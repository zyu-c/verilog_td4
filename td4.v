==> flow/design.v <==
module alu(INA, INB, OUT, CF);
    input [3:0]INA;
    input [3:0]INB;
    output [3:0]OUT;
    output CF;
    assign {CF, OUT[3:0]} = INA + INB;
endmodule
module counter(CLK, RSTB, IN, LOAD, OUT);
    input CLK;
    input RSTB;
    input [3:0]IN;
    input LOAD;
    output reg [3:0]OUT;
    always @(posedge CLK or negedge RSTB)begin
        if(RSTB == 0)begin
            OUT <= 0;
        end else begin
            if(LOAD == 1)begin
                OUT <= OUT + 1;
            end else begin
                OUT <= IN;
            end
        end
    end
endmodule
module decoder(OP, CF, LOAD, SELECT);
    input [3:0]OP;
    input CF;
    output [3:0]LOAD;
    output [1:0]SELECT;
    wire a,b,c,d;
    assign a = ((~OP[0]) & CF);
    assign b = (~OP[2]);
    assign c = (~OP[3]);
    assign d = (~OP[2]) | (~OP[3]) | ((~OP[0]) & CF);
    assign SELECT[0] = OP[0] | OP[3];
    assign SELECT[1] = OP[1];
    assign LOAD[0] = OP[2] | OP[3];
    assign LOAD[1] = (~OP[2]) | OP[3];
    assign LOAD[2] = OP[2] | (~OP[3]);
    assign LOAD[3] = (~OP[2]) | (~OP[3]) | ((~OP[0]) & CF);
endmodule
module multiplexer(SELECT, CH0, CH1, CH2, CH3, OUT);
    input [1:0]SELECT;
    input [3:0]CH0;
    input [3:0]CH1;
    input [3:0]CH2;
    input [3:0]CH3;
    output reg [3:0]OUT;
    always @(*)begin
        case(SELECT)
            0: OUT = CH0;
            1: OUT = CH1;
            2: OUT = CH2;
            3: OUT = CH3;
        endcase
    end
endmodule
module register(CLK, RSTB, IN, LOAD, OUT);
    input CLK;
    input RSTB;
    input [3:0]IN;
    input LOAD;
    output reg [3:0]OUT;
    always @(posedge CLK or negedge RSTB)begin
        if(RSTB == 0)begin
            OUT <= 0;
        end else begin
            if(LOAD == 1)begin
                OUT <= OUT;
            end else begin
                OUT <= IN;
            end
        end
    end
endmodule
module rom(ADDRESS, OUT);
    input [3:0]ADDRESS;
    output reg [7:0]OUT;
    parameter MEM_0 = 8'b1011_0011;
    parameter MEM_1 = 8'b1011_0110;
    parameter MEM_2 = 8'b1011_1100;
    parameter MEM_3 = 8'b1011_1000;
    parameter MEM_4 = 8'b1011_1000;
    parameter MEM_5 = 8'b1011_1100;
    parameter MEM_6 = 8'b1011_0110;
    parameter MEM_7 = 8'b1011_0011;
    parameter MEM_8 = 8'b1011_0001;
    parameter MEM_9 = 8'b1111_0000;
    parameter MEM_A = 8'b0000_0000;
    parameter MEM_B = 8'b0000_0000;
    parameter MEM_C = 8'b0000_0000;
    parameter MEM_D = 8'b0000_0000;
    parameter MEM_E = 8'b0000_0000;
    parameter MEM_F = 8'b0000_0000;
    always @(*) begin
        case(ADDRESS)
            8'h0: OUT <= MEM_0;
            8'h1: OUT <= MEM_1;
            8'h2: OUT <= MEM_2;
            8'h3: OUT <= MEM_3;
            8'h4: OUT <= MEM_4;
            8'h5: OUT <= MEM_5;
            8'h6: OUT <= MEM_6;
            8'h7: OUT <= MEM_7;
            8'h8: OUT <= MEM_8;
            8'h9: OUT <= MEM_9;
            8'ha: OUT <= MEM_A;
            8'hb: OUT <= MEM_B;
            8'hc: OUT <= MEM_C;
            8'hd: OUT <= MEM_D;
            8'he: OUT <= MEM_E;
            8'hf: OUT <= MEM_F;
        endcase
    end
endmodule
module td4(CLK, RSTB, OUT);
    input CLK, RSTB;
    output [3:0]OUT;
    wire [3:0]ADDRESS;
    wire [3:0]OP;
    wire [3:0]IM;
    wire [1:0]SELECT;
    wire [3:0]LOAD;
    wire [3:0]CH0;
    wire [3:0]CH1;
    wire [3:0]CH2;
    wire [3:0]CH3;
    wire [3:0]ALU_IN;
    wire [3:0]ALU_OUT;
    wire C;
    reg CF;
    assign OUT = CH2;
    assign CH3 = 0;
    rom rom0(.ADDRESS(ADDRESS), .OUT({OP[3:0], IM[3:0]}));
    register AREG(.CLK(CLK), .RSTB(RSTB), .IN(ALU_OUT), .LOAD(LOAD[0]), .OUT(CH0));
    register BREG(.CLK(CLK), .RSTB(RSTB), .IN(ALU_OUT), .LOAD(LOAD[1]), .OUT(CH1));
    register CREG(.CLK(CLK), .RSTB(RSTB), .IN(ALU_OUT), .LOAD(LOAD[2]), .OUT(CH2));
    counter PC(.CLK(CLK), .RSTB(RSTB), .IN(ALU_OUT), .LOAD(LOAD[3]), .OUT(ADDRESS));
    decoder decoder0(.OP(OP), .CF(CF), .LOAD(LOAD), .SELECT(SELECT));
    multiplexer mux0(.SELECT(SELECT), .CH0(CH0), .CH1(CH1), .CH2(CH2), .CH3(CH3), .OUT(ALU_IN));
    alu alu0(.INA(ALU_IN), .INB(IM), .OUT(ALU_OUT), .CF(C));
    always @(posedge CLK or negedge RSTB)begin
        if(RSTB == 0)begin
            CF <= 0;
        end else begin
            CF <= C;
        end
    end
endmodule
# Tool chain data of td4
# What the tools print for td4, step after step.
# Line numbers count from 1 in the design file above.
# Cell names lack the library's common part.
# A cell with n/a has no value.
[inputs] top="td4" clock="CLK" library="sky130hd" corner="tt_025C_1v80"

# Word-level counts
# Yosys after proc, flatten, opt, wreduce and memory -nomap, before mapping. Enables and synchronous resets that opt folds into registers are not counted as muxes. Memory bits, and registers merged into a memory's read port (data or address), are not among the register bits. Print and check cells are not counted. Equal cells are merged and count once.
# Memory sizes are those after Yosys's memory passes, which may raise the word count (mostly to a power of two), join words into wider ones and drop unused or constant bits.
[word_totals] register_bits=17 rom_bits=128 mem_count=1 in_bits=2 out_inout_bits=4 wordCells=24
[classes] add_sub_neg=2 equal=3 muxes=2 n_logic=10 n_reduce_logical=1
[mem_list] memory="(no name shown)" words=16 word_bits=8 rd=1 write_ports=0 line_no=97 text="case(ADDRESS)"
[ops] cell="parallel mux 4 bit (select 4 bit)" count=1
[ops] cell="bitwise OR 1 bit" count=6
[ops] cell="adder 4 x 4 -> 5 bit" count=1
[ops] cell="equality test 2 bit with constant B" count=2
[ops] cell="adder 4 x 1 -> 4 bit with constant B" count=1
[ops] cell="2-to-1 mux 4 bit" count=1
[ops] cell="NOT 1 bit" count=3
[ops] cell="equality test 2 x 1 -> 1 bit with constant B" count=1
[ops] cell="logical NOT 2 bit" count=1
[ops] cell="bitwise AND 1 bit" count=1

# Logic depth
# Longest topological path by Yosys (ltp), each cell counted once; first at word level (registers and memories cut), then after technology mapping (sequential cells cut; the memories' decode and read muxes count).
[logic_depth] word_depth=5 abc_area=0 ltp_mapped=10 mapped_depth_nobuf=10

# After synthesis
# The flow's flattened synthesis, as Yosys stat reports it; memories are mapped. The netlist is that of the ABC_AREA named above (0 if unset); the other value can give another one.
[types] cell_type="dfrtp_1" count=12 type_area_um2=300.288
[types] cell_type="ha_1" count=10 type_area_um2=125.12
[types] cell_type="mux2_4" count=2 type_area_um2=30.029
[types] cell_type="inv_1" count=7 type_area_um2=26.275
[types] cell_type="nor2b_1" count=4 type_area_um2=25.024
[types] cell_type="o21ai_0" count=5 type_area_um2=25.024
[types] cell_type="mux2_2" count=2 type_area_um2=22.522
[types] cell_type="o31ai_1" count=3 type_area_um2=22.522
[types] cell_type="fa_1" count=1 type_area_um2=20.019
[types] cell_type="and2_1" count=3 type_area_um2=18.768
[types] cell_type="xnor2_1" count=2 type_area_um2=17.517
[types] cell_type="nand4b_2" count=1 type_area_um2=15.014
[types] cell_type="nor2_1" count=4 type_area_um2=15.014
[types] cell_type="o211ai_1" count=2 type_area_um2=15.014
[types] cell_type="o21a_4" count=1 type_area_um2=15.014
[types] cell_type="a211oi_2" count=1 type_area_um2=12.512
[types] cell_type="buf_6" count=1 type_area_um2=11.261
[types] cell_type="a21oi_1" count=2 type_area_um2=10.01
# Not listed: further types 12, cells in them 13.
[mapped] stdcells=76 mapped_area_um2=819.5 seq_area_um2=300.3 ffs=12 n_buf=2
# By module: a second synthesis without flattening, with its own total; a netlist apart from the flattened one above.
[unflattened] hier_cells=84 hier_area_um2=1053.5
# Each row is one instance without its submodules.
[by_module] module="register" n_inst=3 n_cells=8 mod_area_um2=145.1 seq_area_um2=100.1
[by_module] module="counter" n_inst=1 n_cells=15 mod_area_um2=177.7 seq_area_um2=100.1
[by_module] module="alu" n_inst=1 n_cells=16 mod_area_um2=136.4 seq_area_um2=0.0
[by_module] module="rom" n_inst=1 n_cells=16 mod_area_um2=126.4 seq_area_um2=0.0
[by_module] module="multiplexer" n_inst=1 n_cells=4 mod_area_um2=105.1 seq_area_um2=0.0
[by_module] module="decoder" n_inst=1 n_cells=7 mod_area_um2=43.8 seq_area_um2=0.0
[by_module] module="td4" n_inst=1 n_cells=2 mod_area_um2=28.8 seq_area_um2=25.0

# Timing after synthesis
# Path of least setup slack by OpenSTA after synthesis, without wires, with an ideal clock, recovery checks aside; 20% of the period is set as input and as output delay. Where synthesis merged equal registers, the netlist keeps one of their names.
[synth_path] kind="flip-flop to flip-flop" from="register PC.OUT[2]" to="register CREG.OUT[2]" tclk_ns=3.05 setup_time_ns=0.125 launch_ns=0.000 arrival_ns=1.979 required_time_ns=2.925 slack_ns=0.946 delay_ns=2.104 stages=10 path_buffers=0 synth_period_reached_ns=2.104
# "delay_ns" is the arrival time less input delay plus setup time.
# "stages": output pins that drive a net of the path, with the launching flip-flop's if there is one; two outputs of one cell count as two.
# "synth_period_reached_ns" is the clock period less the worst setup slack; recovery checks do not enter. This is arithmetic on one report: input and output delays are still those of the set period (20% each).
# The rows between start and end are the longest chain of elaborated cells between them; the timing report does not say that the signal goes this way. Where chains are equally long, one stands for them.
# Each line given opens the expression or statement behind the cell; cells for indexed reads and writes are added by Yosys, which also makes memories of some case tables.
# The chain passes a memory read, where the word-level depth is cut; so it can be longer than that depth.
# At most two assigning lines are given for a register; there are more.
[synth_via] path_cell_list="dfrtp_1 inv_1 ha_1 nor2b_1 and2_1 ha_1 inv_1 fa_1 xnor2_1 mux2_4" elab_chain_len=5 cells_between=10 classes_between="add/sub (1); eq/ne (3); mux (1); logic (3); reduce/logical (1); memory (1)"
[synth_rtl] item="start: declaration" line_no=13 text="output reg [3:0]OUT;"
[synth_rtl] item="start: assignment" line_no=16 text="OUT <= 0;"
[synth_rtl] item="start: assignment" line_no=19 text="OUT <= OUT + 1;"
[synth_rtl] item="memory (16 x 8 bit)" line_no=97 text="case(ADDRESS)"
[synth_rtl] item="bitwise OR 1 bit" line_no=36 text="assign SELECT[0] = OP[0] | OP[3];"
[synth_rtl] item="equality test 2 bit" line_no=51 text="case(SELECT)"
[synth_rtl] item="parallel mux 4 bit (select 4 bit)" line_no=51
[synth_rtl] item="adder 4 x 4 -> 5 bit" line_no=6 text="assign {CF, OUT[3:0]} = INA + INB;"
[synth_rtl] item="end: assignment" line_no=67 text="OUT <= 0;"
[synth_rtl] item="end: assignment" line_no=70 text="OUT <= OUT;"
[synth_rtl] item="end: declaration" line_no=64 text="output reg [3:0]OUT;"

# Path in the finished layout
# Path of least setup slack in the final report of flow run 2 (OpenROAD, finished layout, wires in). Where an end is a register, its clock arrival counts in the times.
[layout_path] kind="flip-flop to flip-flop" from="register PC.OUT[1]" to="register AREG.OUT[3]" tclk_ns=2.12 setup_time_ns=0.11 launch_ns=0.27 arrival_ns=2.28 required_time_ns=2.28 slack_ns=0.00 stages=9 path_buffers=0
# The rows between start and end are the longest chain of elaborated cells between them; the timing report does not say that the signal goes this way. Where chains are equally long, one stands for them.
# The chain passes a memory read, where the word-level depth is cut; so it can be longer than that depth.
# At most two assigning lines are given for a register; there are more.
[layout_via] path_cell_list="dfrtp_1 inv_1 ha_1 or2_2 inv_1 ha_1 a211oi_2 nor3b_1 o41ai_1" elab_chain_len=5 cells_between=9 lines_between=5 classes_between="add/sub (1); eq/ne (3); mux (1); logic (2); reduce/logical (1); memory (1)"
[layout_rtl] item="start: declaration" line_no=13 text="output reg [3:0]OUT;"
[layout_rtl] item="start: assignment" line_no=16 text="OUT <= 0;"
[layout_rtl] item="start: assignment" line_no=19 text="OUT <= OUT + 1;"
[layout_rtl] item="memory (16 x 8 bit)" line_no=97 text="case(ADDRESS)"
[layout_rtl] item="bitwise OR 1 bit" line_no=36 text="assign SELECT[0] = OP[0] | OP[3];"
[layout_rtl] item="equality test 2 bit" line_no=51 text="case(SELECT)"
[layout_rtl] item="parallel mux 4 bit (select 4 bit)" line_no=51
[layout_rtl] item="adder 4 x 4 -> 5 bit" line_no=6 text="assign {CF, OUT[3:0]} = INA + INB;"
[layout_rtl] item="end: assignment" line_no=67 text="OUT <= 0;"
[layout_rtl] item="end: assignment" line_no=70 text="OUT <= OUT;"
[layout_rtl] item="end: declaration" line_no=64 text="output reg [3:0]OUT;"

Data sheet: physical implementation of td4

Flow measurements of td4 on sky130hd: 2 stored runs with different settings, listed in no order. Input and output delays are each 20% of the period that was set; the output load is 0.01 pF.
"achieved_period_ns" means the clock period less the worst setup slack. The figure is calculated, with input and output delays left at 20% of the set period.
"critical_path_time_ns" means the part of the period allowed to the worst setup path (the constraints hold back 20% at inputs and 20% at outputs) less its slack; where the path has registers, the arrival times of their clocks count too.
"total_power_w": no workload was simulated; the value follows from the tool's default switching activity.

[flow] flow run 1: files
==> flow/run.sh <==
#!/bin/bash
# the make line also repeats the synthesis and layout settings of config.mk as NAME=value (left out here)
make -C /OpenROAD-flow-scripts/flow DESIGN_CONFIG=/design/flow/config.mk WORK_HOME=/design/flow/orfs CLKGATE_MAP_FILE= finish
==> flow/config.mk <==
export PLATFORM = sky130hd
export DESIGN_NAME = td4
export DESIGN_NICKNAME = td4
export VERILOG_FILES = /design/flow/design.v
export SDC_FILE = /design/flow/constraint.sdc
export NUM_CORES = 4
export LEC_CHECK = 0
export CAP_MARGIN = 0
export CELL_PAD_IN_SITES_DETAIL_PLACEMENT = 2
export CELL_PAD_IN_SITES_GLOBAL_PLACEMENT = 2
export CORE_MARGIN = 2
export CORE_UTILIZATION = 65
export PLACE_DENSITY = 0.72
export SLEW_MARGIN = 20
==> flow/constraint.sdc <==
create_clock -name core_clock -period 3.05 [get_ports {CLK}]
set_input_delay 0.6100 -clock core_clock [delete_from_list [all_inputs] [get_ports {CLK}]]
set_output_delay 0.6100 -clock core_clock [all_outputs]
set_load 0.01 [all_outputs]

[flow] flow run 1: not finished: placement ended with error GPL-0301

[flow] flow run 2: files
==> flow/run.sh <==
#!/bin/bash
# the make line also repeats the synthesis and layout settings of config.mk as NAME=value (left out here)
make -C /OpenROAD-flow-scripts/flow DESIGN_CONFIG=/design/flow/config.mk WORK_HOME=/design/flow/orfs CLKGATE_MAP_FILE= finish
==> flow/config.mk <==
export PLATFORM = sky130hd
export DESIGN_NAME = td4
export DESIGN_NICKNAME = td4
export VERILOG_FILES = /design/flow/design.v
export SDC_FILE = /design/flow/constraint.sdc
export NUM_CORES = 4
export LEC_CHECK = 0
export CAP_MARGIN = 20
export CORE_MARGIN = 2
export CORE_UTILIZATION = 40
export SETUP_SLACK_MARGIN = -0.17
export SLEW_MARGIN = 20
==> flow/constraint.sdc <==
create_clock -name core_clock -period 2.12 [get_ports {CLK}]
set_input_delay 0.4240 -clock core_clock [delete_from_list [all_inputs] [get_ports {CLK}]]
set_output_delay 0.4240 -clock core_clock [all_outputs]
set_load 0.01 [all_outputs]

[flow] flow run 2: metrics
[metrics] final_stdcell_area_um2 = 978.4
[metrics] critical_path_time_ns = 2.12
[metrics] worst_setup_path_type = flip-flop to flip-flop
[metrics] dieArea_um2 = 2427.0
[metrics] achieved_period_ns = 2.115
[metrics] synth_chip_area_um2 = 819.5
[metrics] setupTns_ns = 0.000
[metrics] worstSetupSlack_ns = 0.005
[metrics] total_power_w = 0.0003691
[metrics] fin_util_pct = 50.4
